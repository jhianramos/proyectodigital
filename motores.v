==> flow/design.v <==
module motores(clk,mot, mot1,mot2);
input clk;
input [1:0]mot;
output reg mot1;
output reg mot2;
reg [27:0]cont;
reg [27:0]cont2;
initial begin cont=0; cont2=0; end
always @(posedge clk) begin
if(mot[0])begin
if (cont<25000000) begin cont=cont+1; mot1=1; end
end
else begin mot1=0; cont=0; end
if(mot[1])begin
if (cont2<25000000) begin cont2=cont2+1; mot2=1; end
end
else begin cont2=0; mot2=0; end
end 
endmodule
### Reports on motores

Tool output for the design above, in the order of the flow.
Lines are those of the file above, counted from 1.
Library cell names are shortened.
Not given: n/a

* design top: motores
* clock port: clk
* standard-cell library: sky130hd
* timing corner: tt_025C_1v80

### Elaborated design

Source: Yosys, flattened and elaborated, memories not mapped. Widths are those after wreduce; folded enables and synchronous resets count as part of the registers. Registers that Yosys merges into a memory's read port (data or address) are not register bits. Print and check cells do not count. Equal cells are merged and count once.

* register bits: 58
* bits of input ports: 3
* cells after elaboration: 8

* add/subtract/negate cells: 2
* magnitude comparators: 2

Operators by type and width (count)
* 28-bit by 1-bit adder with 28-bit output (second input constant): 2
* 28-bit by 25-bit < comparator with 1-bit output (second input constant): 2

### Longest topological paths

Depth = most cells in a row (Yosys ltp): at word level without a register or memory, in the mapped netlist without a sequential cell, where the memories' decode and read muxes count.

* depth after elaboration: 1
* ABC_AREA: 0
* depth in mapped cells: 8

### Netlist

Source: synth_stat.txt of the flow (Yosys; design flattened, memories mapped). It holds for the ABC_AREA given above (unset counts as 0); a run with the other value may have another netlist.
The area totals of this step are shown rounded.

Cell types
* dfxtp_1: count 58, total area 1.16E+03 um^2
* a21oi_1: count 40, total area 200.192 um^2
* or4_1: count 19, total area 142.637 um^2
* o31ai_1: count 17, total area 127.622 um^2
* nand2_1: count 28, total area 105.101 um^2
* nand4_1: count 16, total area 100.096 um^2
* or3_1: count 16, total area 100.096 um^2
* o21ai_0: count 17, total area 85.082 um^2
* mux2i_1: count 8, total area 80.077 um^2
* and2_1: count 9, total area 56.304 um^2
* and3_1: count 9, total area 56.304 um^2
* nand3_1: count 11, total area 55.053 um^2
* clkbuf_1: count 14, total area 52.55 um^2
* nand2b_1: count 7, total area 43.792 um^2
* nor4_1: count 6, total area 37.536 um^2
* a2111oi_4: count 1, total area 27.526 um^2
* and4_1: count 3, total area 26.275 um^2
* nor2_1: count 7, total area 26.275 um^2

Other cell types: 24; their cells: 40.

* mapped cells: 326
* chip area (Yosys): 2800 um^2
* sequential area: 1200 um^2
* flip-flops: 58
* buffer cells: 18

### Path before layout

Source: OpenSTA report_checks on the synthesized netlist (no wires, ideal clock, input and output delay 20% of the period each), path of least setup slack; recovery checks are left aside. Register names are those of the netlist, which keeps one name where synthesis merged equal registers.

* path kind: register to register
* start: register cont[8]
* end: register cont[7]
* period: 4.38 ns
* arrival: 1.903 ns
* data required time: 4.308 ns
* setup slack: 2.405 ns
* delay of the path: 1.975 ns
* stages: 8
* buffers on the path: 2
* period reached after synthesis: 1.975 ns

"delay of the path" = arrival - input delay + setup time.
"stages" counts driving pins, that of a launching flip-flop among them; a cell with two outputs on the path counts twice.
"period reached after synthesis" = period - worst setup slack (recovery checks aside). The figure is calculated, with input and output delays left at 20% of the set period.
The rows between start and end are the longest chain of elaborated cells between them; the timing report does not say that the signal goes this way. Where chains are equally long, one stands for them.
Each line given opens the expression or statement behind the cell; cells for indexed reads and writes are added by Yosys, which also makes memories of some case tables.

* cells stage by stage: dfxtp_1 or4_1 o211ai_2 a211oi_1 buf_2 buf_6 nor4_1 mux2i_1
* cells in the longest elaborated chain: 1
* elaborated cells on any way between the ends: 1
* classes of those cells: compare: 1

RTL lines, path post-synthesis
* start: declaration: RTL line 6 `reg [27:0]cont;`
* start: assignment: RTL line 11 `if (cont<25000000) begin cont=cont+1; mot1=1; end`
* start: assignment: RTL line 13 `else begin mot1=0; cont=0; end`
* 28-bit by 25-bit < comparator with 1-bit output: RTL line 11
* end: assignment: RTL line 11
* end: assignment: RTL line 13
* end: declaration: RTL line 6

### Timing after layout

Path of least setup slack in the final report of stored run 1 (OpenROAD, finished layout, wires in). Where an end is a register, its clock arrival counts in the times.

* path kind: register to register
* start: register cont2[10]
* end: register cont2[5]
* period: 1.18 ns
* arrival: 2.40 ns
* data required time: 1.45 ns
* setup slack: -0.95 ns
* stages: 7
* buffers on the path: 1

The rows between start and end are the longest chain of elaborated cells between them; the timing report does not say that the signal goes this way. Where chains are equally long, one stands for them.

* cells stage by stage: dfxtp_2 or4_4 o211ai_4 a31oi_4 buf_12 or4_1 a21oi_1
* cells in the longest elaborated chain: 1
* elaborated cells on any way between the ends: 1
* classes of those cells: compare: 1

RTL lines, path after layout
* start: declaration: RTL line 7 `reg [27:0]cont2;`
* start: assignment: RTL line 15 `if (cont2<25000000) begin cont2=cont2+1; mot2=1; end`
* start: assignment: RTL line 17 `else begin cont2=0; mot2=0; end`
* 28-bit by 25-bit < comparator with 1-bit output: RTL line 15
* end: assignment: RTL line 15
* end: assignment: RTL line 17
* end: declaration: RTL line 7

Subject: flow runs of motores

Hi,

2 stored runs of motores in the flow (synthesis by Yosys, layout by OpenROAD, sky130hd cells), in arbitrary order. Constraints: input delay and output delay 20% of the set period each, output load 0.01 pF.
"total power of the final layout" is the tool's figure for a default switching activity; nothing was simulated.
Results are given in rounded form.

### Stored run 1

Settings: `period_ns=1.18`, `CORE_UTILIZATION=20`, `SETUP_SLACK_MARGIN=0.25`, `PLACE_DENSITY_LB_ADDON=0.1`, `CORE_ASPECT_RATIO=1.73`, `CORE_MARGIN=6`, `CELL_PAD_IN_SITES_GLOBAL_PLACEMENT=2`, `CELL_PAD_IN_SITES_DETAIL_PLACEMENT=2`, `GPL_TIMING_DRIVEN=1`, `CAP_MARGIN=20`, `SLEW_MARGIN=20`

- Chip area in the Yosys report: 2800 um^2
- Die size: 17000 um^2
- Standard-cell area after routing: 4900 um^2
- Worst slack on setup checks: -0.95 ns
- Worst hold slack after layout: 0.47 ns
- Total power of the final layout: 4.9 mW

### Stored run 2

Settings: `period_ns=1.74`, `CORE_UTILIZATION=61`, `CORE_ASPECT_RATIO=0.83`, `CELL_PAD_IN_SITES_DETAIL_PLACEMENT=0`, `ABC_AREA=0`, `CTS_CLUSTER_SIZE=90`, `MIN_ROUTING_LAYER=met1`, `MAX_ROUTING_LAYER=met4`, `CAP_MARGIN=20`, `CORE_MARGIN=2`, `SLEW_MARGIN=20`

- Chip area in the Yosys report: 2800 um^2
- Die size: 5100 um^2
- Standard-cell area after routing: 4100 um^2
- Worst slack on setup checks: -0.44 ns
- Worst hold slack after layout: 0.46 ns
- Total power of the final layout: 2.6 mW

Regards
